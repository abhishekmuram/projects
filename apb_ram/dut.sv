==> flow/design.v <==
module apb_ram (
input presetn,
input pclk,
input psel,
input penable,
input pwrite,
input [31:0] paddr,pwdata,
output reg [31:0] prdata,
output reg pready,pslverr
);
reg [31:0] mem [32];
typedef enum {idle = 0, setup = 1, access = 2, transfer = 3}state_type;
state_type state = idle;
always@(posedge pclk)
   begin
       if(presetn == 1'b0)
        begin
        state <= idle;
        prdata <=32'h00000000;
        pready <= 0;
        pslverr <= 0;
        for(int i = 0; i < 32; i++) 
        begin
          mem[i] <= 0;
        end
        end
      else 
     begin
      case(state)
      idle : begin
        prdata <=32'h00000000;
        pready <= 0;
        pslverr <= 0;
       state<=setup;
      end
      setup : begin
      if(psel==1)
      state<=access;
      else
      state<=setup;
      end
      access : begin
    if(pwrite && penable)
      begin
      if(paddr < 32)
      begin
      mem[paddr]<=pwdata;
      state<=transfer;
      pslverr<=0;
      pready<=1;
      end
      else
      begin
      state<= transfer;
      pslverr<=1;
      pready<=1;
      end
      end
   else if(!pwrite && penable)
      begin
      if(paddr < 32)
      begin
      prdata<=mem[paddr];
      state<=transfer;
      pslverr<=0;
      pready<=1;
      end
      else
      begin
      state<= transfer;
      pslverr<=1;
      pready<=1;
      end
      end
   else
    state<=setup;
   end
        transfer: begin
          state <= setup;
          pready <= 1'b0;
          pslverr <= 1'b0;
        end       
      default state<=idle;
endcase
end
end
endmodule
* Reports on apb_ram
What the tools print for apb_ram, step after step.
Line numbers count from 1 in the design file above.
Operators: Yosys type, input widths -> output width; for muxes data width and select width s.
Library cell names are shortened.
The mark -- stands for no value.
- Design top :: apb_ram
- Clock input :: pclk
- Library :: sky130hd
- Timing corner :: tt_025C_1v80

* After elaboration
Counts by Yosys on the flattened word-level netlist (proc, flatten, opt, wreduce; memories kept). Register bits leave out memories and registers merged into their read ports (data or address). Print and check cells are left out. Cells with the same type and inputs are merged into one.
Memory sizes are those after Yosys's memory passes, which may raise the word count (mostly to a power of two), join words into wider ones and drop unused or constant bits.
- Register bits :: 66
- Memory bits (writable) :: 1024
- Memories :: 1
- Input port bits :: 69
- Output and inout bits :: 34
- Elaborated cells :: 50
** Memory list
- mem :: words 32, width 32, RTL line 11 : reg [31:0] mem [32];
- Magnitude comparators :: 1
- Equality and inequality tests :: 7
- Muxes and demuxes :: 28
- Reductions and logical operators :: 9
** Operators by type and width (number)
- $mux 32 :: 7
- $pmux 32 s3 :: 1
- $eq 32x2->1 const B :: 2
- $pmux 32 s2 :: 1
- $eq 32x1->1 const B :: 1
- $lt 32x6->1 const B :: 1
- $logic_not 32->1 :: 1
- $mux 5 :: 4
- $mux 1 :: 10
- $ne 2x2->1 const B :: 3
- $mux 2 :: 3
- $reduce_bool 2->1 :: 2
- $reduce_and 4->1 :: 1
- $pmux 1 s2 :: 2
- $ne 3x3->1 const B :: 1
- $logic_and 1x1->1 :: 2
- $reduce_and 2->1 :: 1
- $reduce_or 2->1 :: 1
- $logic_not 1->1 :: 1

* Logic depth
Depth = most cells in a row (Yosys ltp): at word level without a register or memory, in the mapped netlist without a sequential cell, where the memories' decode and read muxes count.
- Word-level depth :: 5
- ABC_AREA :: 0
- Gate-level depth with buffers :: 9
- Depth with buffers taken out :: 7

* Mapped cells and area
Yosys stat after the flow's synthesis: flattened, memories mapped to cells. It holds for the ABC_AREA given above (unset counts as 0); a run with the other value may have another netlist.
** Cells by type
- edfxtp_1 :: number 1024, area in all 3.07E+04 µm²
- and2_1 :: number 1026, area in all 6.42E+03 µm²
- mux2i_1 :: number 512, area in all 5.12E+03 µm²
- o22ai_1 :: number 257, area in all 1.61E+03 µm²
- clkbuf_1 :: number 289, area in all 1084.79 µm²
- dfxtp_1 :: number 36, area in all 720.691 µm²
- nor4_1 :: number 70, area in all 437.92 µm²
- a22o_1 :: number 32, area in all 280.269 µm²
- o21ai_0 :: number 33, area in all 165.158 µm²
- nand2_1 :: number 39, area in all 146.39 µm²
- buf_2 :: number 23, area in all 115.11 µm²
- nor2_1 :: number 28, area in all 105.101 µm²
- buf_6 :: number 8, area in all 90.086 µm²
- nor2_4 :: number 7, area in all 78.826 µm²
- nand4bb_1 :: number 6, area in all 67.565 µm²
- nand4b_1 :: number 5, area in all 43.792 µm²
- or4b_2 :: number 4, area in all 40.038 µm²
- ha_1 :: number 3, area in all 37.536 µm²
Not listed: further types 17, cells in them 43.
- Cells in the netlist :: 3445
- Mapped area :: 47546.9 µm²
- Sequential area :: 31470.2 µm²
- Flip-flops :: 1060
- Buffers :: 332

* Timing after synthesis
Path of least setup slack by OpenSTA after synthesis, without wires, with an ideal clock, recovery checks aside; 20% of the period is set as input and as output delay. Where synthesis merged equal registers, the netlist keeps one of their names.
- Path type :: input to register
- From :: input paddr[29]
- To :: memory mem[31][0]
- Period :: 5390 ps
- Input delay :: 1078 ps
- Setup time :: 466 ps
- Launch time at the first pin :: 1078 ps
- Arrival time :: 4667 ps
- Data required time :: 4924 ps
- Path slack :: 257 ps
- Path delay :: 4055 ps
- Stages :: 6
- Buffers on the path :: 2
- Synthesis period reached :: 5133 ps
"path delay" = arrival - input delay + setup time.
"stages": output pins that drive a net of the path, with the launching flip-flop's if there is one; two outputs of one cell count as two.
"synthesis period reached" is the clock period less the worst setup slack; recovery checks do not enter. This is arithmetic on one report: input and output delays are still those of the set period (20% each).
The rows between start and end are the longest chain of elaborated cells between them; the timing report does not say that the signal goes this way. Where chains are equally long, one stands for them.
Each line given opens the expression or statement behind the cell; cells for indexed reads and writes are added by Yosys, which also makes memories of some case tables.
The path ends at the enable pin of a flip-flop; only ways to that pin are counted.
- Cell sequence :: nor4_1 -> nand4_1 -> or4_1 -> buf_6 -> buf_6 -> o21ai_0
- Length of the longest elaborated chain :: 5
- Elaborated cells on any way between the ends :: 9
- Classes of those cells :: 1 x compare; 8 x mux
** RTL lines, path after synthesis
- from (decl) :: RTL line 7 : input [31:0] paddr,pwdata,
- $lt 32x6->1 :: RTL line 45 : if(paddr < 32)
- $mux 5 :: RTL line 45
- $mux 5 :: RTL line 43 : if(pwrite && penable)
- $mux 5 :: RTL line 29 : case(state)
- $mux 5 :: RTL line 16 : if(presetn == 1'b0)
- to (decl) :: RTL line 11 : reg [31:0] mem [32];

* Path in the finished layout
Path of least setup slack in the final report of job 2 (OpenROAD, finished layout, wires in). Where an end is a register, its clock arrival counts in the times.
The report prints the path's times to 10 ps; the period is as set.
- Path type :: input to register
- From :: input paddr[4]
- To :: register prdata[16]
- Period :: 4660 ps
- Input delay :: 930 ps
- Setup time :: 80 ps
- Launch time at the first pin :: 930 ps
- Arrival time :: 4410 ps
- Data required time :: 5290 ps
- Path slack :: 880 ps
- Stages :: 8
- Buffers on the path :: 3
The rows between start and end are the longest chain of elaborated cells between them; the timing report does not say that the signal goes this way. Where chains are equally long, one stands for them.
A register here has more assigning lines than the two given.
- Cell sequence :: clkdlybuf4s50_1 -> nand4bb_2 -> buf_4 -> buf_4 -> o22ai_1 -> nor4_1 -> nand2_1 -> a22o_1
- Length of the longest elaborated chain :: 5
- Elaborated cells on any way between the ends :: 8
- Classes of those cells :: 1 x compare; 1 x eq/ne; 4 x mux; 1 x reduce/logical; 1 x memory
** RTL lines, path post-layout
- from (decl) :: RTL line 7 : input [31:0] paddr,pwdata,
- $lt 32x6->1 :: RTL line 61 : if(paddr < 32)
- $mux 32 :: RTL line 61
- $mux 32 :: RTL line 59 : else if(!pwrite && penable)
- $mux 32 :: RTL line 43 : if(pwrite && penable)
- $pmux 32 s2 :: RTL line 29 : case(state)
- to (assign) :: RTL line 31 : prdata <=32'h00000000;
- to (assign) :: RTL line 63 : prdata<=mem[paddr];
- to (decl) :: RTL line 8 : output reg [31:0] prdata,

Hand-over note for apb_ram

Flow measurements of apb_ram on sky130hd: 2 stored runs with different settings, listed in no order. Input and output delays are each 20% of the period that was set; the output load is 0.01 pF.
"achieved clock period" is the run's clock period less its worst setup slack. It is reckoned from that one timing run; input and output delays stay at 20% of the period that was set.
"time on the worst setup path" is the time allowed to the run's worst setup path (the clock period less input and output delay, where it has them) less its slack. Clock arrival times count: a late capture clock shortens it, a late launch clock lengthens it.
"power consumption" is the tool's figure for a default switching activity; nothing was simulated.
"time on the worst setup path" is known to 10 ps.

** Job 1
- Settings :: period_ns=5.71; CORE_UTILIZATION=64; PLACE_DENSITY=0.56; HOLD_SLACK_MARGIN=0.02; CORE_ASPECT_RATIO=1.86; CELL_PAD_IN_SITES_GLOBAL_PLACEMENT=3; CELL_PAD_IN_SITES_DETAIL_PLACEMENT=2; ABC_AREA=1; GPL_ROUTABILITY_DRIVEN=0; MAX_ROUTING_LAYER=met4; CAP_MARGIN=20; CORE_MARGIN=2; SLEW_MARGIN=20
- Outcome :: no results, placement failed with GPL-0301

** Job 2
- Settings :: period_ns=4.66; CORE_UTILIZATION=30; PLACE_DENSITY_LB_ADDON=0.29; CORE_ASPECT_RATIO=1.14; CORE_MARGIN=8; CELL_PAD_IN_SITES_GLOBAL_PLACEMENT=3; CELL_PAD_IN_SITES_DETAIL_PLACEMENT=1; GPL_ROUTABILITY_DRIVEN=0; CTS_CLUSTER_SIZE=42; CTS_CLUSTER_DIAMETER=338; CAP_MARGIN=35; SLEW_MARGIN=20
- Time on the worst setup path :: 2850 ps
- Kind of the worst setup path :: input to register
- Achieved clock period :: 3783 ps
- Setup slack of the critical path :: 877 ps
- Setup TNS :: 0 ps
- Total die area :: 171511.0 µm²
- Power consumption :: 16.152 mW
- Utilization after routing :: 0.336
- Standard-cell area after routing :: 53090.9 µm²
- Worst hold slack in the final report :: 458 ps
- Area of the synthesized netlist :: 47546.9 µm²

End of note.
